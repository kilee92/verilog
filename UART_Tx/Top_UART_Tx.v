==> flow/design.v <==
module BPS_Counter
#(
    parameter SYS_CLK   = 50000000,
    parameter BAUD_RATE = 115200 
)
(
    clk         ,
    rst_n       ,
    bps_cnt_en  ,
    tx_done     ,
    shift_en      
);
input               clk         ;
input               rst_n       ;
input               bps_cnt_en  ;
output reg          tx_done     ;
output reg          shift_en    ;  
reg [9:0] bps_cnt_reg;
reg [3:0] bit_cnt_reg;
always @(posedge clk or negedge rst_n) begin
    if(~rst_n)
        bps_cnt_reg <= 10'b0;
    else if(bps_cnt_reg == (SYS_CLK / BAUD_RATE -1'b1))  
        bps_cnt_reg <= 10'b0;
    else if(bps_cnt_en == 1)
        bps_cnt_reg <= bps_cnt_reg + 10'b1;
    else
        bps_cnt_reg <= 10'b0;  
end
always @(posedge clk or negedge rst_n) begin
    if(~rst_n)
        bit_cnt_reg <= 0;
    else if(bit_cnt_reg == 4'd10)
        bit_cnt_reg <= 0;
    else if(bps_cnt_reg == (SYS_CLK / BAUD_RATE -1'b1))
        bit_cnt_reg <= bit_cnt_reg + 1'b1;
    else
        bit_cnt_reg <= bit_cnt_reg;
end
always @(posedge clk) begin
    if(bps_cnt_reg == (SYS_CLK / BAUD_RATE -1'b1)) begin       
        shift_en <= 1;
      if(bit_cnt_reg == 4'd9)  
            tx_done <= 1;
        else
            tx_done <= 0;
    end else begin
        shift_en <= 0;
        tx_done <= 0;
    end
end
endmodule
module FSM_Module_Tx(
    clk             ,
    rst_n           ,
    i_tx_en         ,
    tx_done         ,
    bps_cnt_en      ,
    load            ,
    o_tx_complete            
);
input               clk             ;
input               rst_n           ;
input               i_tx_en         ;
input               tx_done         ;
output reg          bps_cnt_en      ;
output reg          load            ;
output              o_tx_complete   ;
reg [1:0] state, n_state;
localparam IDLE      = 2'b00;  
localparam LOAD_TX   = 2'b01;  
localparam SEND_TX   = 2'b11;  
always @(posedge clk or negedge rst_n) begin
    if(~rst_n)
        state <= IDLE;
    else
        state <= n_state;
end
always @(state or i_tx_en or tx_done) begin
    case(state)
        IDLE:
            if(i_tx_en)
                n_state = LOAD_TX;
            else
                n_state = IDLE;
        LOAD_TX:
            n_state = SEND_TX;  
        SEND_TX:
            if(tx_done)
                n_state = IDLE;
            else
                n_state = SEND_TX;
        default:
            n_state = IDLE;
    endcase
end
always @(state) begin
    case(state)
        IDLE: begin
            bps_cnt_en = 0;
            load       = 0;
        end
        LOAD_TX: begin  
            bps_cnt_en = 0;
            load       = 1;  
        end
        SEND_TX: begin
            bps_cnt_en = 1;  
            load       = 0;
        end
        default: begin 
            bps_cnt_en = 0;
            load       = 0;
        end
    endcase
end
assign o_tx_complete = tx_done;
endmodule
module Shift_Register_Tx(
    clk         ,
    rst_n       ,
    i_tx_d      ,
    load        ,
    shift_en    ,
    o_tx_d                             
);
input               clk         ;
input               rst_n       ;
input [7:0]         i_tx_d      ;
input               load        ;
input               shift_en    ;
output              o_tx_d      ;
reg [9:0] d_reg;
always @(posedge clk) begin
    if(!rst_n)
        d_reg <= 10'b11_1111_1111;
    else if(load)
        d_reg <= {1'b1, i_tx_d, 1'b0};
    else if(shift_en)
        d_reg <= {1'b1, d_reg[9:1]};
    else
        d_reg <= d_reg;
end
assign o_tx_d = d_reg[0];
endmodule
module Top_UART_Tx(
    clk             ,
    rst_n           ,
    i_tx_d          ,
    i_tx_en         ,
    o_tx_complete   ,
    o_tx_d           
);
input               clk             ;
input               rst_n           ;
input [7:0]         i_tx_d          ;
input               i_tx_en         ;
output              o_tx_complete   ;
output              o_tx_d          ;
wire                tx_done         ;
wire                bps_cnt_en      ;
wire                load            ;
wire                shift_en        ;
FSM_Module_Tx u0(
    .clk             (clk          ),
    .rst_n           (rst_n        ),
    .i_tx_en         (i_tx_en      ),
    .tx_done         (tx_done      ),
    .bps_cnt_en      (bps_cnt_en   ),
    .load            (load         ),
    .o_tx_complete   (o_tx_complete) 
);
BPS_Counter u1(
    .clk         (clk       ),
    .rst_n       (rst_n     ),
    .bps_cnt_en  (bps_cnt_en),
    .tx_done     (tx_done   ),
    .shift_en    (shift_en  ) 
);
Shift_Register_Tx u2(
    .clk         (clk     ),
    .rst_n       (rst_n   ),
    .i_tx_d      (i_tx_d  ),
    .load        (load    ),
    .shift_en    (shift_en),
    .o_tx_d      (o_tx_d  )     
);
endmodule
### Step by step through the tools: Top_UART_Tx

What the tools print for Top_UART_Tx, step after step.
Line numbers count from 1 in the design file above.
Cell names lack the library's common part.
A cell with n/a has no value.

| set-up | value |
|---|---|
| top module | Top_UART_Tx |
| clock input | clk |
| library | sky130hd |
| timing corner | tt_025C_1v80 |

### Word level

Yosys after proc, flatten, opt, wreduce and memory -nomap, before mapping. Memory bits, and registers merged into a memory's read port (data or address), are not among the register bits. Print and check cells are not counted. Equal cells are merged and count once.

| operators by class | value |
|---|---|
| add/sub/neg operators | 2 |
| multiply operators | 0 |
| divide/modulo/power cells | 0 |
| order comparisons | 0 |
| equal/unequal tests | 5 |
| shift operators | 0 |
| multiplexer cells | 13 |
| bitwise operators | 0 |
| reductions and logical operators | 3 |

Operators by type and width:

| kind | number |
|---|---|
| 10-bit two-way mux | 2 |
| 9-bit two-way mux | 2 |
| 10-bit by 1-bit adder with 10-bit output (second input constant) | 1 |
| 10-bit by 9-bit == test with 1-bit output (second input constant) | 1 |
| 4-bit == test (second input constant) | 2 |
| 4-bit two-way mux | 2 |
| 2-bit case mux with 3-bit select | 1 |
| 1-bit two-way mux | 5 |
| 2-bit nonzero test | 2 |
| 4-bit by 1-bit adder with 4-bit output (second input constant) | 1 |
| 2-bit by 1-bit == test with 1-bit output (second input constant) | 1 |
| 2-bit == test (second input constant) | 1 |
| 2-bit zero test | 1 |
| 2-bit two-way mux | 1 |

| storage and ports | value |
|---|---|
| flip-flop bits (word level) | 27 |
| bits in latches | 0 |
| bits in writable memories | 0 |
| bits in read-only memories | 0 |
| word width x clocked read ports | 0 |
| memory cells | 0 |
| input port bits | 11 |
| output and inout bits | 2 |
| word-level cells | 29 |

### Depth

Depth = most cells in a row (Yosys ltp): at word level without a register or memory, in the mapped netlist without a sequential cell, where the memories' decode and read muxes count.

| depth | value |
|---|---|
| depth in word-level cells | 4 |
| ABC_AREA | 0 |
| mapped depth | 7 |
| gate-level depth less buffers | 6 |

### Netlist

Yosys stat after the flow's synthesis: flattened, memories mapped to cells. It holds for the ABC_AREA given above (unset counts as 0); a run with the other value may have another netlist.

Cells by type:

| cell type | number | area in all (um2) |
|---|---|---|
| dfrtp_1 | 16 | 400.384 |
| dfxtp_1 | 11 | 220.211 |
| mux2i_1 | 9 | 90.086 |
| mux2_2 | 7 | 78.826 |
| nand2_1 | 11 | 41.29 |
| inv_1 | 8 | 30.029 |
| o21ai_0 | 6 | 30.029 |
| dfstp_2 | 1 | 26.275 |
| xnor2_1 | 3 | 26.275 |
| ha_1 | 2 | 25.024 |
| nand4_1 | 4 | 25.024 |
| nor2_1 | 6 | 22.522 |
| a21oi_1 | 4 | 20.019 |
| or3_1 | 3 | 18.768 |
| nand3_1 | 3 | 15.014 |
| o31ai_1 | 2 | 15.014 |
| or4_1 | 2 | 15.014 |
| a31oi_1 | 2 | 12.512 |

Not listed: further types 20, cells in them 25.

| synthesis totals | value |
|---|---|
| cell count | 125 |
| chip area (Yosys) | 1291.2 um2 |
| sequential area | 646.9 um2 |
| mapped flip-flops | 28 |
| buffer cells | 6 |

By module: a second synthesis without flattening, with its own total; a netlist apart from the flattened one above.

| second synthesis, totals | value |
|---|---|
| cell total of the unflattened synthesis | 125 |
| area total of the unflattened synthesis | 1313.8 um2 |

Rows give one instance, submodules left out.

Modules:

| module | instances | cells | area (um2) | seq. area (um2) |
|---|---|---|---|---|
| BPS_Counter | 1 | 76 | 775.7 | 390.4 |
| Shift_Register_Tx | 1 | 39 | 424.2 | 180.2 |
| FSM_Module_Tx | 1 | 10 | 113.9 | 76.3 |
| Top_UART_Tx | 1 | 0 | 0.0 | 0.0 |

### Worst setup path after synthesis

Source: OpenSTA report_checks on the synthesized netlist (no wires, ideal clock, input and output delay 20% of the period each), path of least setup slack; recovery checks are left aside. Register names are those of the netlist, which keeps one name where synthesis merged equal registers.

| path post-synthesis | value |
|---|---|
| kind | flip-flop to flip-flop |
| start point | register u1.bps_cnt_reg[1] |
| end point | register u1.bit_cnt_reg[0] |
| period | 2.44 ns |
| setup time | 0.127 ns |
| time at the first pin | 0.000 ns |
| data arrival time | 1.849 ns |
| required time | 2.313 ns |
| setup slack | 0.464 ns |
| path delay | 1.976 ns |
| driving pins on the path | 8 |
| path buffers | 1 |
| period reached after synthesis | 1.976 ns |

"path delay" is the arrival time less input delay plus setup time.
"driving pins on the path": output pins that drive a net of the path, with the launching flip-flop's if there is one; two outputs of one cell count as two.
"period reached after synthesis" = period - worst setup slack (recovery checks aside). The figure is calculated, with input and output delays left at 20% of the set period.
Between the ends stands the longest chain of elaborated cells between them, by number of cells; it is not shown to be the way that was timed. Of several equally long chains one is given.
A line is the first line of the expression or statement that the cell stems from. Yosys adds cells for indexed reads and writes and turns some case tables into memories.
A register here has more assigning lines than the two given.

| on the way, post-synthesis | value |
|---|---|
| path through | dfrtp_1 > inv_1 > ha_1 > or4b_1 > buf_2 > or3_4 > clkinv_2 > mux2_1 |
| cells in the longest elaborated chain | 3 |
| elaborated cells on any way between the ends | 4 |
| those cells by class | eq/ne (1); mux (2); reduce/logical (1) |

RTL lines, path post-synthesis:

| item | RTL line | RTL |
|---|---|---|
| start: declaration | 18 | `reg [9:0] bps_cnt_reg;` |
| start: assignment | 22 | `bps_cnt_reg <= 10'b0;` |
| start: assignment | 26 | `bps_cnt_reg <= bps_cnt_reg + 10'b1;` |
| 10-bit by 9-bit == test with 1-bit output | 35 | `else if(bps_cnt_reg == (SYS_CLK / BAUD_RATE -1'b1))` |
| 4-bit two-way mux | 35 |  |
| 4-bit two-way mux | 33 | `else if(bit_cnt_reg == 4'd10)` |
| end: assignment | 36 | `bit_cnt_reg <= bit_cnt_reg + 1'b1;` |
| end: assignment | 38 | `bit_cnt_reg <= bit_cnt_reg;` |
| end: declaration | 19 | `reg [3:0] bit_cnt_reg;` |

### Timing after layout

From the final timing report of job 1: the path of least setup slack in the routed layout; clock arrival at registers is part of the times.

| path post-layout | value |
|---|---|
| kind | flip-flop to flip-flop |
| start point | register u1.bps_cnt_reg[1] |
| end point | register u1.bps_cnt_reg[4] |
| period | 3.14 ns |
| setup time | 0.12 ns |
| time at the first pin | 0.33 ns |
| data arrival time | 2.32 ns |
| required time | 3.35 ns |
| setup slack | 1.03 ns |
| driving pins on the path | 7 |
| path buffers | 1 |

Between the ends stands the longest chain of elaborated cells between them, by number of cells; it is not shown to be the way that was timed. Of several equally long chains one is given.
A register here has more assigning lines than the two given.

| on the way, post-layout | value |
|---|---|
| path through | dfrtp_1 > inv_1 > ha_1 > or4b_1 > buf_2 > o31ai_1 > nor2_1 |
| cells in the longest elaborated chain | 3 |
| elaborated cells on any way between the ends | 4 |
| those cells by class | add/sub (1); eq/ne (1); mux (2) |

RTL lines, path post-layout:

| item | RTL line | RTL |
|---|---|---|
| start: declaration | 18 | `reg [9:0] bps_cnt_reg;` |
| start: assignment | 22 | `bps_cnt_reg <= 10'b0;` |
| start: assignment | 26 | `bps_cnt_reg <= bps_cnt_reg + 10'b1;` |
| 10-bit by 1-bit adder with 10-bit output | 26 |  |
| 10-bit two-way mux | 25 | `else if(bps_cnt_en == 1)` |
| 10-bit two-way mux | 23 | `else if(bps_cnt_reg == (SYS_CLK / BAUD_RATE -1'b1))` |
| end: assignment | 22 |  |
| end: assignment | 26 |  |
| end: declaration | 18 |  |

Subject: Top_UART_Tx on sky130hd, stored results

Hello all,

Design Top_UART_Tx on sky130hd. What follows are 2 stored runs of the flow, each under its own settings; their order means nothing. The constraints put input and output delay at 20% of the set period each and load the outputs with 0.01 pF.
"period achieved" = clock period - worst setup slack. The figure is calculated, with input and output delays left at 20% of the set period.
"time of the worst setup path" is the time allowed to the run's worst setup path (the clock period less input and output delay, where it has them) less its slack. Clock arrival times count: a late capture clock shortens it, a late launch clock lengthens it.
"total power of the final layout": no workload was simulated; the value follows from the tool's default switching activity.
Settings: -- = not set for that run.

| run name | period_ns | CORE_UTILIZATION | PLACE_DENSITY_LB_ADDON | CELL_PAD_IN_SITES_DETAIL_PLACEMENT | GPL_TIMING_DRIVEN | GPL_ROUTABILITY_DRIVEN | CTS_CLUSTER_SIZE | CTS_CLUSTER_DIAMETER | CAP_MARGIN | SLEW_MARGIN | MIN_ROUTING_LAYER | MAX_ROUTING_LAYER | CORE_MARGIN | HOLD_SLACK_MARGIN | ABC_AREA | period achieved (ns) | setup slack of the worst path (ns) | sum of negative setup slack (ns) | total power of the final layout (uW) | time of the worst setup path (ns) | critical path type | cell area after synthesis (um2) | standard-cell area after layout (um2) | overall die area (um2) |
|---|---|---|---|---|---|---|---|---|---|---|---|---|---|---|---|---|---|---|---|---|---|---|---|---|
| job 1 | 3.14 | 46 | 0.17 | 0 | 0 | 0 | 37 | 24 | 15 | 15 | met2 | met5 | 2 | -- | -- | 2.108 | 1.032 | 0.000 | 635.4 | 2.11 | flip-flop to flip-flop | 1291.2 | 1476.4 | 3246.7 |
| job 2 | 1.92 | 30 | 0.25 | 1 | -- | -- | -- | -- | 30 | 5 | -- | -- | 2 | 0.09 | 1 | 1.595 | 0.325 | 0.000 | 1236 | 1.60 | flip-flop to flip-flop | 1328.8 | 1570.3 | 4977.3 |

Thanks
